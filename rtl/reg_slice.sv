==> flow/design.v <==
interface axi_if(
        aclk,
        aresetn
    );
    parameter ADDR_WIDTH = 8;
    parameter DATA_WIDTH = 32;
    parameter USER_WIDTH = 1;
    localparam STROBE_WIDTH = DATA_WIDTH/8;
    localparam LEN_WIDTH    = 8;
    localparam RESP_WIDTH   = 2;
    input                       aclk;
    input                       aresetn;
    logic [ADDR_WIDTH-1:0]      awaddr;
    logic [LEN_WIDTH-1:0]       awlen;
    logic                       awvalid;
    logic                       awready;
    logic [DATA_WIDTH-1:0]      wdata;
    logic [STROBE_WIDTH-1:0]    wstrb;
    logic                       wlast;
    logic [USER_WIDTH-1:0]      wuser;
    logic                       wvalid;
    logic                       wready;
    logic [RESP_WIDTH-1:0]      bresp;
    logic [USER_WIDTH-1:0]      buser;
    logic                       bvalid;
    logic                       bready;
    logic [ADDR_WIDTH-1:0]      araddr;  
    logic [LEN_WIDTH-1:0]       arlen;
    logic                       arvalid;
    logic                       arready;      
    logic [DATA_WIDTH-1:0]      rdata;
    logic [RESP_WIDTH-1:0]      rresp;
    logic                       rlast;
    logic [USER_WIDTH-1:0]      ruser;
    logic                       rvalid;
    logic                       rready;
    modport master(
            output awaddr,
            output awlen,
            output awvalid,
            input  awready,
            output wdata,
            output wstrb,
            output wlast,
            output wuser,
            output wvalid,
            input  wready,
            input  bresp,
            input  buser,
            input  bvalid,
            output bready,
            output araddr,
            output arlen,
            output arvalid,
            input  arready,
            input  rdata,
            input  rresp,
            input  rlast,
            input  ruser,
            input  rvalid,
            output rready
        );
    modport slave(
            input  awaddr,
            input  awlen,
            input  awvalid,
            output awready,
            input  wdata,
            input  wstrb,
            input  wlast,
            input  wuser,
            input  wvalid,
            output wready,
            output bresp,
            output bvalid,
            output buser,
            input  bready,
            input  araddr,
            input  arlen,
            input  arvalid,
            output arready,
            output rdata,
            output rresp,
            output rlast,
            output ruser,
            output rvalid,
            input  rready
        );
endinterface
interface axilite_if(
        aclk,
        aresetn
    );
    parameter ADDR_WIDTH = 8;
    parameter DATA_WIDTH = 32;
    localparam STROBE_WIDTH = DATA_WIDTH/8;
    localparam RESP_WIDTH   = 2;
    input                       aclk;
    input                       aresetn;
    logic [ADDR_WIDTH-1:0]      awaddr;
    logic                       awvalid;
    logic                       awready;
    logic [DATA_WIDTH-1:0]      wdata;
    logic [STROBE_WIDTH-1:0]    wstrb;
    logic                       wvalid;
    logic                       wready;
    logic [RESP_WIDTH-1:0]      bresp;
    logic                       bvalid;
    logic                       bready;
    logic [ADDR_WIDTH-1:0]      araddr;        
    logic                       arvalid;
    logic                       arready;      
    logic [DATA_WIDTH-1:0]      rdata;
    logic [RESP_WIDTH-1:0]      rresp;
    logic                       rvalid;
    logic                       rready;
    modport master(
            output awaddr,
            output awvalid,
            input  awready,
            output wdata,
            output wstrb,
            output wvalid,
            input  wready,
            input  bresp,
            input  bvalid,
            output bready,
            output araddr,
            output arvalid,
            input  arready,
            input  rdata,
            input  rresp,
            input  rvalid,
            output rready
        );
    modport slave(
            input  awaddr,
            input  awvalid,
            output awready,
            input  wdata,
            input  wstrb,
            input  wvalid,
            output wready,
            output bresp,
            output bvalid,
            input  bready,
            input  araddr,
            input  arvalid,
            output arready,
            output rdata,
            output rresp,
            output rvalid,
            input  rready
        );
endinterface
interface axis_if(
        clk,
        rst
    );
    parameter DATA_WIDTH = 32;
    parameter USER_WIDTH = 2;
    localparam KEEP_WIDTH = DATA_WIDTH/8;
    input clk;
    input rst;
    logic [DATA_WIDTH-1:0]  data;
    logic [KEEP_WIDTH-1:0]  keep;
    logic                   last;
    logic [USER_WIDTH-1:0]  user;        
    logic                   valid;
    logic                   ready;      
    modport master(
            output data,
            output keep,
            output valid,
            output last,
            output user,
            input  ready
        );
    modport slave(
            input  data,
            input  keep,
            input  valid,
            input  last,
            input  user,
            output ready
        );
endinterface
interface hs_if(
		clk,
		rst
	);
	parameter DATA_WIDTH = 8;
	input clk;
	input rst;
	logic [DATA_WIDTH-1:0] 	data;
	logic					valid;
	logic					ready;		 
	modport master(
			output data,
			output valid,
			input  ready
		);
	modport slave(
			input  data,
			input  valid,
			output ready
		);
endinterface 
interface ram_if();
    parameter DATA_WIDTH    = 8;
    parameter DEPTH         = 16;    
    localparam ADDR_WIDTH   = $clog2(DEPTH);
    logic [ADDR_WIDTH-1:0]  addra;
    logic [DATA_WIDTH-1:0]  dina;
    logic                   wea;
    logic                   rea;
    logic [DATA_WIDTH-1:0]  douta;
    logic                   dvala;
    logic [ADDR_WIDTH-1:0]  addrb;
    logic [DATA_WIDTH-1:0]  dinb;
    logic                   web;
    logic                   reb;
    logic [DATA_WIDTH-1:0]  doutb;   
    logic                   dvalb;
    modport master(
            output addra,
            output dina,
            output wea,
            output rea,
            input  douta,
            input  dvala,
            output addrb,
            output dinb,
            output web,
            output reb,
            input  doutb,
            input  dvalb
        );
    modport slave(
            input  addra,
            input  dina,
            input  wea,
            input  rea,
            output douta,
            output dvala,
            input  addrb,
            input  dinb,
            input  web,
            input  reb,
            output doutb,
            output dvalb
        );
endinterface
interface stream_if(
        clk,
        rst
    );
    parameter DATA_WIDTH = 8;
    input clk;
    input rst;
    logic [DATA_WIDTH-1:0]  data;
    logic                   last;         
    logic                   valid;
    logic                   ready;      
    modport master(
            output data,
            output valid,
            output last,
            input  ready
        );
    modport slave(
            input  data,
            input  valid,
            input  last,
            output ready
        );
endinterface
module reg_slice(
        clk,
        rst,    
        s_data,
        s_valid,
        s_ready,
        m_data,
        m_valid,
        m_ready
    );
    parameter    DATA_WIDTH          = 8;
    input                           clk;
    input                           rst;
    input        [DATA_WIDTH-1:0]   s_data;
    input                           s_valid;
    output logic                    s_ready;
    output logic [DATA_WIDTH-1:0]   m_data;
    output logic                    m_valid;
    input                           m_ready;
    logic        [DATA_WIDTH-1:0]   data;
    always_ff@(posedge clk) begin
        if (rst) begin
            s_ready     <= '0;
            m_valid     <= '0;
        end
        else begin
            m_valid     <= s_valid | (m_valid & ~s_ready) | (m_valid & s_ready & ~m_ready);
            s_ready     <= m_ready | ~m_valid | (s_ready & ~s_valid);
        end
    end
    always_ff@(posedge clk) begin
        if (m_ready | ~m_valid) begin 
            m_data      <= (s_ready) ? s_data : data;
        end
        if (s_ready) begin
            data        <= s_data;
        end
    end
endmodule
* Tool chain data of reg_slice
What the tools print for reg_slice, step after step.
Lines are those of the file above, counted from 1.
Cell names lack the library's common part.
Not given: -
- Top module :: reg_slice
- Clock :: clk
- Library :: sky130hd
- Corner :: tt_025C_1v80

* Word-level counts
Source: Yosys, flattened and elaborated, memories not mapped. Widths are those after wreduce; folded enables and synchronous resets count as part of the registers. Registers that Yosys merges into a memory's read port (data or address) are not register bits. Print and check cells do not count. Equal cells are merged and count once.
- Mux-type cells :: 1
- Bitwise gates (word level) :: 12
** Operators by type and width (number)
- two-way mux 8 bit :: 1
- AND 1 bit :: 4
- OR 1 bit :: 4
- NOT 1 bit :: 4
- Bits in registers :: 18
- Bits of input ports :: 12
- Output and inout port bits :: 10
- Word-level cells :: 17

* Logic depth
Depth = most cells in a row (Yosys ltp): at word level without a register or memory, in the mapped netlist without a sequential cell, where the memories' decode and read muxes count.
- Depth in word-level cells :: 4
- ABC_AREA :: 0
- Mapped depth :: 3

* After synthesis
Source: synth_stat.txt of the flow (Yosys; design flattened, memories mapped). It holds for the ABC_AREA given above (unset counts as 0); a run with the other value may have another netlist.
The area totals of this step are shown rounded.
** Cells by type
- edfxtp_1 :: number 8, area in all 240.23 um^2
- dfxtp_1 :: number 10, area in all 200.192 um^2
- mux2_2 :: number 8, area in all 90.086 um^2
- nor2b_4 :: number 1, area in all 13.763 um^2
- a211oi_2 :: number 1, area in all 12.512 um^2
- buf_6 :: number 1, area in all 11.261 um^2
- o21ba_2 :: number 1, area in all 10.01 um^2
- nand2b_1 :: number 1, area in all 6.256 um^2
- nor2_1 :: number 1, area in all 3.754 um^2
- Cell count :: 32
- Mapped area :: 0.000588 mm^2
- Sequential area :: 0.00044 mm^2
- Mapped flip-flops :: 18
- Buffers :: 1

* Worst setup path after synthesis
Path of least setup slack by OpenSTA after synthesis, without wires, with an ideal clock, recovery checks aside; 20% of the period is set as input and as output delay. Where synthesis merged equal registers, the netlist keeps one of their names.
- Path kind :: register -> register
- Start point :: register s_ready
- End point :: register m_data[0]
- Period :: 1.41 ns
- Launch time at the first pin :: 0.000 ns
- Arrival :: 0.843 ns
- Required time :: 1.148 ns
- Setup slack :: 0.305 ns
- Path delay :: 1.105 ns
- Stages on the path :: 3
- Synthesis period reached :: 1.105 ns
"path delay" = arrival - input delay + setup time.
"stages on the path": output pins that drive a net of the path, with the launching flip-flop's if there is one; two outputs of one cell count as two.
"synthesis period reached" is the clock period less the worst setup slack; recovery checks do not enter. This is arithmetic on one report: input and output delays are still those of the set period (20% each).
Between the ends stands the longest chain of elaborated cells between them, by number of cells; it is not shown to be the way that was timed. Of several equally long chains one is given.
A line is the first line of the expression or statement that the cell stems from. Yosys adds cells for indexed reads and writes and turns some case tables into memories.
- Cell sequence :: dfxtp_1 > buf_6 > mux2_2
- Length of the longest elaborated chain :: 1
- Elaborated cells on any way between the ends :: 1
- Those cells by class :: mux (1)
** RTL lines, path post-synthesis
- start, declared :: line 293 : output logic                    s_ready;
- start, assigned :: line 300 : s_ready     <= '0;
- start, assigned :: line 305 : s_ready     <= m_ready | ~m_valid | (s_ready & ~s_valid);
- two-way mux 8 bit :: line 310 : m_data      <= (s_ready) ? s_data : data;
- end, assigned :: line 310
- end, declared :: line 294 : output logic [DATA_WIDTH-1:0]   m_data;

* Path in the finished layout
Path of least setup slack in the final report of run 1 (OpenROAD, finished layout, wires in). Where an end is a register, its clock arrival counts in the times.
- Path kind :: register -> output
- Start point :: register m_valid
- End point :: output m_valid
- Period :: 2.08 ns
- Launch time at the first pin :: 0.29 ns
- Arrival :: 1.21 ns
- Required time :: 1.66 ns
- Setup slack :: 0.45 ns
- Stages on the path :: 2
- Cell sequence :: dfxtp_1 > clkdlybuf4s50_1
- Length of the longest elaborated chain :: 0
- Elaborated cells on any way between the ends :: 0
- RTL lines with such cells :: 0
** RTL lines, path after layout
- start, declared :: line 295 : output logic                    m_valid;
- start, assigned :: line 301 : m_valid     <= '0;
- start, assigned :: line 304 : m_valid     <= s_valid | (m_valid & ~s_ready) | (m_valid & s_ready & ~m_ready);
- end, declared :: line 295

Lab notebook: reg_slice

2 stored runs of reg_slice in the flow (synthesis by Yosys, layout by OpenROAD, sky130hd cells), in arbitrary order. Constraints: input delay and output delay 20% of the set period each, output load 0.01 pF.
"clock period achieved": clock period set for the run, less the worst setup slack. It is reckoned from that one timing run; input and output delays stay at 20% of the period that was set.
"critical setup path time" is the time allowed to the run's worst setup path (the clock period less input and output delay, where it has them) less its slack. Clock arrival times count: a late capture clock shortens it, a late launch clock lengthens it.
"total power of the final layout" is the tool's figure for a default switching activity; nothing was simulated.
The measured numbers are rounded.

** Run 1
- Settings :: period_ns=2.08; CORE_UTILIZATION=30; SETUP_SLACK_MARGIN=0.22; PLACE_DENSITY=0.88; CORE_MARGIN=10; CELL_PAD_IN_SITES_DETAIL_PLACEMENT=1; ABC_AREA=0; GPL_ROUTABILITY_DRIVEN=0; CTS_CLUSTER_DIAMETER=215; CAP_MARGIN=40; MIN_ROUTING_LAYER=met2; SLEW_MARGIN=20
- Utilization after routing :: 48.4 %
- Synthesis area :: 0.000588 mm^2
- Post-route worst hold slack :: 0.482 ns
- Clock period achieved :: 1.630 ns
- Total power of the final layout :: 769 µW
- Die size :: 0.00413 mm^2
- Area of the standard cells in the finished layout :: 0.000862 mm^2
- Total negative setup slack :: 0.000 ns
- Critical setup path time :: 1.21 ns
- Critical path kind :: register -> output
- Lowest setup slack :: 0.450 ns

** Run 2
- Settings :: period_ns=1.18; CORE_UTILIZATION=42; CAP_MARGIN=20; CORE_MARGIN=2; SLEW_MARGIN=20
- Total power of the final layout :: 1230 µW
- Utilization after routing :: 64.7 %
- Critical setup path time :: 1.13 ns
- Critical path kind :: register -> register
- Clock period achieved :: 1.130 ns
- Lowest setup slack :: 0.050 ns
- Total negative setup slack :: 0.000 ns
- Post-route worst hold slack :: 0.480 ns
- Die size :: 0.00172 mm^2
- Synthesis area :: 0.000588 mm^2
- Area of the standard cells in the finished layout :: 0.000842 mm^2
